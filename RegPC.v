==> flow/design.v <==
module RegPC(input clk,input rst_n,input write,input [1:0]PC_S,
input [31:0]imm32,input[31:0]F,input[31:0]PC0,
output reg[31:0]PC);
    always @(negedge rst_n or posedge clk) begin
        if(!rst_n)
        PC<=0;
        else if(write==1)
        case (PC_S)
            2'b00: PC<=PC+4;
            2'b01: PC<=imm32+PC0;
            2'b10: PC<=F;
        endcase
        else;
    end
endmodule
Step by step through the tools: RegPC
The steps from the RTL of RegPC to its reports follow in flow order.
Line numbers count from 1 in the design file above.
Library cell names are shortened.
{"block": "design", "top": "RegPC", "clock_port": "clk", "lib": "sky130hd", "corner": "tt_025C_1v80"}

After elaboration
Yosys after proc, flatten, opt, wreduce and memory -nomap, before mapping. Memory bits, and registers merged into a memory's read port (data or address), are not among the register bits. Print and check cells are not counted. Equal cells are merged and count once.
{"block": "word_totals", "reg_bits": 32, "in_bits": 101, "wordCells": 9}
{"block": "classes", "n_addsub": 2, "n_eq": 2, "n_mux": 1, "reduce_logical": 3}
{"block": "op_table", "op": "case mux 32 bit (select 3 bit)", "n": 1}
{"block": "op_table", "op": "adder 32 x 3 -> 32 bit (second input constant)", "n": 1}
{"block": "op_table", "op": "adder 32 bit", "n": 1}
{"block": "op_table", "op": "nonzero test 3 bit", "n": 1}
{"block": "op_table", "op": "== test 2 x 1 -> 1 bit (second input constant)", "n": 1}
{"block": "op_table", "op": "== test 2 bit (second input constant)", "n": 1}
{"block": "op_table", "op": "zero test 2 bit", "n": 1}
{"block": "op_table", "op": "AND reduction 2 bit", "n": 1}

Depth
Longest topological path by Yosys (ltp), each cell counted once; first at word level (registers and memories cut), then after technology mapping (sequential cells cut; the memories' decode and read muxes count).
{"block": "depth", "word_depth": 3, "abc_area": 0, "depth_mapped": 11, "mapped_depth_nobuf": 11}

Synthesis result
Yosys stat after the flow's synthesis: flattened, memories mapped to cells. It holds for the ABC_AREA given above (unset counts as 0); a run with the other value may have another netlist.
{"block": "synth_totals", "cell_count": 486, "area_um2": 3837.4, "sequential_area_um2": 800.8, "ff_cells": 32, "buf_cells": 20}
{"block": "types", "cell_type": "dfrtp_1", "n": 32, "area_total_um2": 800.768}
{"block": "types", "cell_type": "ha_1", "n": 35, "area_total_um2": 437.92}
{"block": "types", "cell_type": "nand2_1", "n": 53, "area_total_um2": 198.941}
{"block": "types", "cell_type": "o21ai_0", "n": 38, "area_total_um2": 190.182}
{"block": "types", "cell_type": "a21oi_1", "n": 36, "area_total_um2": 180.173}
{"block": "types", "cell_type": "a221oi_1", "n": 17, "area_total_um2": 148.893}
{"block": "types", "cell_type": "a211oi_1", "n": 18, "area_total_um2": 135.13}
{"block": "types", "cell_type": "xnor2_1", "n": 15, "area_total_um2": 131.376}
{"block": "types", "cell_type": "mux2i_1", "n": 13, "area_total_um2": 130.125}
{"block": "types", "cell_type": "nor2_1", "n": 34, "area_total_um2": 127.622}
{"block": "types", "cell_type": "nand3_1", "n": 23, "area_total_um2": 115.11}
{"block": "types", "cell_type": "and3_1", "n": 16, "area_total_um2": 100.096}
{"block": "types", "cell_type": "a21o_1", "n": 13, "area_total_um2": 97.594}
{"block": "types", "cell_type": "xor2_1", "n": 9, "area_total_um2": 78.826}
{"block": "types", "cell_type": "clkbuf_1", "n": 16, "area_total_um2": 60.058}
{"block": "types", "cell_type": "nor2b_1", "n": 9, "area_total_um2": 56.304}
{"block": "types", "cell_type": "a22oi_1", "n": 7, "area_total_um2": 52.55}
{"block": "types", "cell_type": "o21bai_1", "n": 7, "area_total_um2": 52.55}
Other cell types: 38; their cells: 95.

Worst setup path after synthesis
Path of least setup slack by OpenSTA after synthesis, without wires, with an ideal clock, recovery checks aside; 20% of the period is set as input and as output delay. Where synthesis merged equal registers, the netlist keeps one of their names.
{"block": "synth_timing", "path_type": "in2reg", "from": "input port imm32[0]", "to": "register PC[28]", "tclk_ps": 3040, "input_delay_ps": 608, "setup_ps": 131, "t_first_pin_ps": 608, "arrival_ps": 2871, "t_required_ps": 2909, "setup_slack_ps": 38, "delay_ps": 2394, "stages": 11, "n_path_buf": 0, "period_less_setup_slack_ps": 3002}
"delay_ps" is the arrival time less input delay plus setup time.
"stages" counts driving pins, that of a launching flip-flop among them; a cell with two outputs on the path counts twice.
"period_less_setup_slack_ps" is the clock period less the worst setup slack; recovery checks do not enter. This is arithmetic on one report: input and output delays are still those of the set period (20% each).
The rows between start and end are the longest chain of elaborated cells between them; the timing report does not say that the signal goes this way. Where chains are equally long, one stands for them.
A line is the first line of the expression or statement that the cell stems from. Yosys adds cells for indexed reads and writes and turns some case tables into memories.
At most two assigning lines are given for a register; there are more.
{"block": "synth_between", "cell_sequence": "ha_1 fa_1 a211oi_1 o21bai_1 o211ai_1 nand2_1 a21oi_1 o21ai_0 o221ai_1 nor4b_1 or3_1", "elab_chain_len": 2, "cells_between": 2, "lines_between": 2, "classes_between": "add/sub (1); mux (1)"}
{"block": "synth_lines", "element": "from (decl)", "line": 2, "text": "input [31:0]imm32,input[31:0]F,input[31:0]PC0,"}
{"block": "synth_lines", "element": "adder 32 bit", "line": 10, "text": "2'b01: PC<=imm32+PC0;"}
{"block": "synth_lines", "element": "case mux 32 bit (select 3 bit)", "line": 8, "text": "case (PC_S)"}
{"block": "synth_lines", "element": "to (assign)", "line": 9, "text": "2'b00: PC<=PC+4;"}
{"block": "synth_lines", "element": "to (assign)", "line": 10}
{"block": "synth_lines", "element": "to (decl)", "line": 3, "text": "output reg[31:0]PC);"}

Path in the finished layout
Path of least setup slack in the final report of stored run 2 (OpenROAD, finished layout, wires in). Where an end is a register, its clock arrival counts in the times.
The report prints the path's times to 10 ps; the period is as set.
{"block": "layout_timing", "path_type": "in2reg", "from": "input port imm32[2]", "to": "register PC[17]", "tclk_ps": 3340, "input_delay_ps": 670, "setup_ps": 120, "t_first_pin_ps": 670, "arrival_ps": 3670, "t_required_ps": 3540, "setup_slack_ps": -130, "stages": 11, "n_path_buf": 1}
The rows between start and end are the longest chain of elaborated cells between them; the timing report does not say that the signal goes this way. Where chains are equally long, one stands for them.
At most two assigning lines are given for a register; there are more.
{"block": "layout_between", "cell_sequence": "clkdlybuf4s50_1 ha_1 o21ai_0 o21ai_0 a31o_1 a221oi_4 nor3_1 nor2_1 xnor2_1 a221oi_1 a211oi_1", "elab_chain_len": 2, "cells_between": 2, "lines_between": 2, "classes_between": "add/sub (1); mux (1)"}
{"block": "layout_lines", "element": "from (decl)", "line": 2, "text": "input [31:0]imm32,input[31:0]F,input[31:0]PC0,"}
{"block": "layout_lines", "element": "adder 32 bit", "line": 10, "text": "2'b01: PC<=imm32+PC0;"}
{"block": "layout_lines", "element": "case mux 32 bit (select 3 bit)", "line": 8, "text": "case (PC_S)"}
{"block": "layout_lines", "element": "to (assign)", "line": 9, "text": "2'b00: PC<=PC+4;"}
{"block": "layout_lines", "element": "to (assign)", "line": 10}
{"block": "layout_lines", "element": "to (decl)", "line": 3, "text": "output reg[31:0]PC);"}

Memo
Re: implementation data of RegPC

Top module RegPC; platform sky130hd; tools Yosys and OpenROAD; 2 stored runs in no particular order. Input and output delays are each 20% of the period that was set; the output load is 0.01 pF.
"achieved_clock_period_ps" = clock period - worst setup slack. The figure is calculated, with input and output delays left at 20% of the set period.
"timing.worst_path_ps" means the part of the period allowed to the worst setup path (the constraints hold back 20% at inputs and 20% at outputs) less its slack; where the path has registers, the arrival times of their clocks count too.
"total_power_uw" rests on the timing tool's default activity at the inputs, not on a simulated workload.
"timing.worst_path_ps" is given in steps of 10 ps.

Stored run 1
==> flow/run.sh <==
#!/bin/bash
# the make line also repeats the synthesis and layout settings of config.mk as NAME=value (left out here)
make -C /OpenROAD-flow-scripts/flow DESIGN_CONFIG=/design/flow/config.mk WORK_HOME=/design/flow/orfs CLKGATE_MAP_FILE= finish
==> flow/config.mk <==
export PLATFORM = sky130hd
export DESIGN_NAME = RegPC
export DESIGN_NICKNAME = RegPC
export VERILOG_FILES = /design/flow/design.v
export SDC_FILE = /design/flow/constraint.sdc
export NUM_CORES = 4
export LEC_CHECK = 0
export CAP_MARGIN = 35
export CORE_ASPECT_RATIO = 0.56
export CORE_MARGIN = 3
export CORE_UTILIZATION = 51
export CTS_CLUSTER_DIAMETER = 380
export PLACE_DENSITY_LB_ADDON = 0.24
export SLEW_MARGIN = 20
export TNS_END_PERCENT = 85
==> flow/constraint.sdc <==
create_clock -name core_clock -period 2.07 [get_ports {clk}]
set_input_delay 0.4140 -clock core_clock [delete_from_list [all_inputs] [get_ports {clk}]]
set_output_delay 0.4140 -clock core_clock [all_outputs]
set_load 0.01 [all_outputs]

==> results of stored run 1, as JSON <==
{
  "outcome": "unfinished; error DPL-0038 in clock tree synthesis"
}

Stored run 2
==> flow/run.sh <==
#!/bin/bash
# the make line also repeats the synthesis and layout settings of config.mk as NAME=value (left out here)
make -C /OpenROAD-flow-scripts/flow DESIGN_CONFIG=/design/flow/config.mk WORK_HOME=/design/flow/orfs CLKGATE_MAP_FILE= finish
==> flow/config.mk <==
export PLATFORM = sky130hd
export DESIGN_NAME = RegPC
export DESIGN_NICKNAME = RegPC
export VERILOG_FILES = /design/flow/design.v
export SDC_FILE = /design/flow/constraint.sdc
export NUM_CORES = 4
export LEC_CHECK = 0
export CAP_MARGIN = 20
export CORE_MARGIN = 2
export CORE_UTILIZATION = 61
export SLEW_MARGIN = 20
==> flow/constraint.sdc <==
create_clock -name core_clock -period 3.34 [get_ports {clk}]
set_input_delay 0.6680 -clock core_clock [delete_from_list [all_inputs] [get_ports {clk}]]
set_output_delay 0.6680 -clock core_clock [all_outputs]
set_load 0.01 [all_outputs]

==> results of stored run 2, as JSON <==
{
  "worst_hold_slack_ps": 514,
  "final_util_frac": 0.938,
  "final_stdcell_area_um2": 5616.6,
  "total_die_area_um2": 6941.4,
  "ys_area_um2": 3837.4,
  "timing.worst_path_ps": 2810,
  "worst_setup_path_type": "in2reg",
  "ws_setup_ps": -135,
  "total_power_uw": 2305,
  "fin_tns_ps": -356,
  "achieved_clock_period_ps": 3475
}
